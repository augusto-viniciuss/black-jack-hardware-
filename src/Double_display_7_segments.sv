==> flow/design.v <==
`timescale 1ns/1ns
module double_display_7_segments (value, clk, disp7_dig1, disp7_dig2);
	input logic clk;
	input logic [5:0] value;
	output logic [6:0] disp7_dig1, disp7_dig2;
	logic [6:0] aux_buffer;
	always_ff @(posedge clk)
		begin
			if(value >= 4'b1010 && value < 5'b10100) begin
				disp7_dig1 = 7'b1111001;
				aux_buffer = value - 4'b1010;
			end else if(value >= 5'b10100 && value < 5'b11110) begin
				disp7_dig1 = 7'b0100100;
				aux_buffer = value - 5'b10100;
			end else if(value >= 5'b11110) begin
				disp7_dig1 = 7'b0110000;
				aux_buffer = value - 5'b11110;
			end else begin
				disp7_dig1 = 7'b1000000;
				aux_buffer = value;
			end
			case (aux_buffer)
				4'd0: disp7_dig2 = 7'b1000000;
				4'd1: disp7_dig2 = 7'b1111001;
				4'd2: disp7_dig2 = 7'b0100100;
				4'd3: disp7_dig2 = 7'b0110000;
				4'd4: disp7_dig2 = 7'b0011001;
				4'd5: disp7_dig2 = 7'b0010010;
				4'd6: disp7_dig2 = 7'b0000010;
				4'd7: disp7_dig2 = 7'b1111000;
				4'd8: disp7_dig2 = 7'b0000000;
				4'd9: disp7_dig2 = 7'b0010000;
			endcase
		end
endmodule : double_display_7_segments
Step by step through the tools: double_display_7_segments --
Tool output for the design above, in the order of the flow. Lines are those of the file above, counted from 1. Operators carry their Yosys type and port widths (W data, S select, Z words). Not given: n/a
Set-up: top module double_display_7_segments, clock clk, library sky130hd, library corner tt_025C_1v80

Word level --
Source: Yosys, flattened and elaborated, memories not mapped. Widths are those after wreduce. Registers that Yosys merges into a memory's read port (data or address) are not register bits. Print and check cells do not count. Equal cells are merged and count once.
Word-level totals: cells after elaboration 31, output and inout bits 14, register bits 14, input bits 7
Operators by class: eq/ne operators 9, order comparisons 5, multiplexer cells 6, add/sub/neg operators 3, reductions and logical operators 5
Operators by type and width (count):
- $pmux W7 S10 | 1
- $mux W7 | 5
- $eq A7 B3 Y1 const B | 4
- $sub A6 B5 Y7 const B | 2
- $eq A7 B2 Y1 const B | 2
- $eq A7 B4 Y1 const B | 2
- $ge A6 B5 Y1 const B | 2
- $lt A6 B5 Y1 const B | 2
- $reduce_bool A10 Y1 | 1
- $sub A6 B4 Y7 const B | 1
- $eq A7 B1 Y1 const B | 1
- $logic_not A7 Y1 | 1
- $ge A6 B4 Y1 const B | 1
- $logic_and A1 B1 Y1 | 2
- $reduce_or A2 Y1 | 1

Longest topological paths --
Depth = most cells in a row (Yosys ltp): at word level without a register or memory, in the mapped netlist without a sequential cell, where the memories' decode and read muxes count.
Depth: depth after elaboration 6, ABC_AREA 0, mapped depth 9, depth with buffers taken out 9

Netlist --
Source: synth_stat.txt of the flow (Yosys; design flattened, memories mapped). It holds for the ABC_AREA given above (unset counts as 0); a run with the other value may have another netlist.
Mapped netlist: mapped flip-flops 12, buffer cells 6, standard cells after synthesis 109, synthesis area 979.7 um^2, sequential area 310.3 um^2
Cells by type:
- sky130_fd_sc_hd__edfxtp_1 | count 7, area in all 210.202 um^2
- sky130_fd_sc_hd__dfxtp_1 | count 5, area in all 100.096 um^2
- sky130_fd_sc_hd__ha_1 | count 7, area in all 87.584 um^2
- sky130_fd_sc_hd__a21oi_1 | count 7, area in all 35.034 um^2
- sky130_fd_sc_hd__xnor2_1 | count 4, area in all 35.034 um^2
- sky130_fd_sc_hd__inv_1 | count 8, area in all 30.029 um^2
- sky130_fd_sc_hd__o311ai_4 | count 1, area in all 26.275 um^2
- sky130_fd_sc_hd__o32ai_1 | count 3, area in all 26.275 um^2
- sky130_fd_sc_hd__nand3_1 | count 5, area in all 25.024 um^2
- sky130_fd_sc_hd__nor3_1 | count 5, area in all 25.024 um^2
- sky130_fd_sc_hd__buf_4 | count 3, area in all 22.522 um^2
- sky130_fd_sc_hd__nand2_1 | count 6, area in all 22.522 um^2
- sky130_fd_sc_hd__a31oi_1 | count 3, area in all 18.768 um^2
- sky130_fd_sc_hd__nand2b_1 | count 3, area in all 18.768 um^2
- sky130_fd_sc_hd__nor2_1 | count 5, area in all 18.768 um^2
- sky130_fd_sc_hd__o32ai_2 | count 1, area in all 16.266 um^2
- sky130_fd_sc_hd__nand3b_1 | count 2, area in all 15.014 um^2
- sky130_fd_sc_hd__nor3b_1 | count 2, area in all 15.014 um^2
Other cell types: 27; their cells: 32.

Timing after synthesis --
Source: OpenSTA report_checks on the synthesized netlist (no wires, ideal clock, input and output delay 20% of the period each), path of least setup slack; recovery checks are left aside. Register names are those of the netlist, which keeps one name where synthesis merged equal registers.
Path after synthesis: path type in2reg, from input value[2], to register disp7_dig2[0], library setup time 0.360 ns, stages 8, delay of the path 2.038 ns, clock period 3.39 ns, data required time 3.030 ns, setup slack 0.674 ns, launch time at the first pin 0.678 ns, arrival time 2.356 ns, buffers on the path 0, synthesis period reached 2.716 ns
"delay of the path" = arrival - input delay + setup time. "stages": output pins that drive a net of the path, with the launching flip-flop's if there is one; two outputs of one cell count as two. "synthesis period reached" is the clock period less the worst setup slack; recovery checks do not enter. This is arithmetic on one report: input and output delays are still those of the set period (20% each). The rows between start and end are the longest chain of elaborated cells between them; the timing report does not say that the signal goes this way. Where chains are equally long, one stands for them. Each line given opens the expression or statement behind the cell; cells for indexed reads and writes are added by Yosys, which also makes memories of some case tables. At most two assigning lines are given for a register; there are more. Only ways into the end's enable, where the timed path ends, are counted here.
On the way, after synthesis: cells stage by stage sky130_fd_sc_hd__inv_1 > sky130_fd_sc_hd__ha_1 > sky130_fd_sc_hd__and3b_1 > sky130_fd_sc_hd__o311ai_4 > sky130_fd_sc_hd__o2bb2ai_1 > sky130_fd_sc_hd__nor3_2 > sky130_fd_sc_hd__a21oi_1 > sky130_fd_sc_hd__nor2_1, cells in the longest elaborated chain 6
Ends and longest elaborated chain, after synthesis:
- start, declared | RTL line 4 | input logic [5:0] value;
- $ge A6 B5 Y1 | RTL line 15 | end else if(value >= 5'b11110) begin
- $mux W7 | RTL line 15
- $mux W7 | RTL line 12 | end else if(value >= 5'b10100 && value < 5'b11110) begin
- $mux W7 | RTL line 9 | if(value >= 4'b1010 && value < 5'b10100) begin
- $eq A7 B4 Y1 | RTL line 22 | case (aux_buffer)
- $reduce_bool A10 Y1
- end, assigned | RTL line 23 | 4'd0: disp7_dig2 = 7'b1000000;
- end, assigned | RTL line 24 | 4'd1: disp7_dig2 = 7'b1111001;
- end, declared | RTL line 5 | output logic [6:0] disp7_dig1, disp7_dig2;

Appendix: runs

double_display_7_segments on sky130hd: 2 stored runs with different settings, listed in no order. Input and output delays are each 20% of the period that was set; the output load is 0.01 pF.
[run 1] settings: period_ns=2.92, CORE_UTILIZATION=68, SETUP_SLACK_MARGIN=0.37, HOLD_SLACK_MARGIN=-0.05, CORE_ASPECT_RATIO=0.86, CELL_PAD_IN_SITES_DETAIL_PLACEMENT=2, GPL_TIMING_DRIVEN=1, MIN_ROUTING_LAYER=met2, CAP_MARGIN=20, CORE_MARGIN=2, SLEW_MARGIN=20
[run 1] result: did not finish, placement stopped with DPL-0038
[run 2] settings: period_ns=2.63, CORE_UTILIZATION=50, SETUP_SLACK_MARGIN=0.54, PLACE_DENSITY_LB_ADDON=0.11, CORE_MARGIN=7, CELL_PAD_IN_SITES_GLOBAL_PLACEMENT=3, TNS_END_PERCENT=5, ABC_AREA=1, CTS_CLUSTER_SIZE=66, CAP_MARGIN=30, MIN_ROUTING_LAYER=met1, MAX_ROUTING_LAYER=met5, SLEW_MARGIN=20
[run 2] result: did not finish, placement stopped with FLW-0024
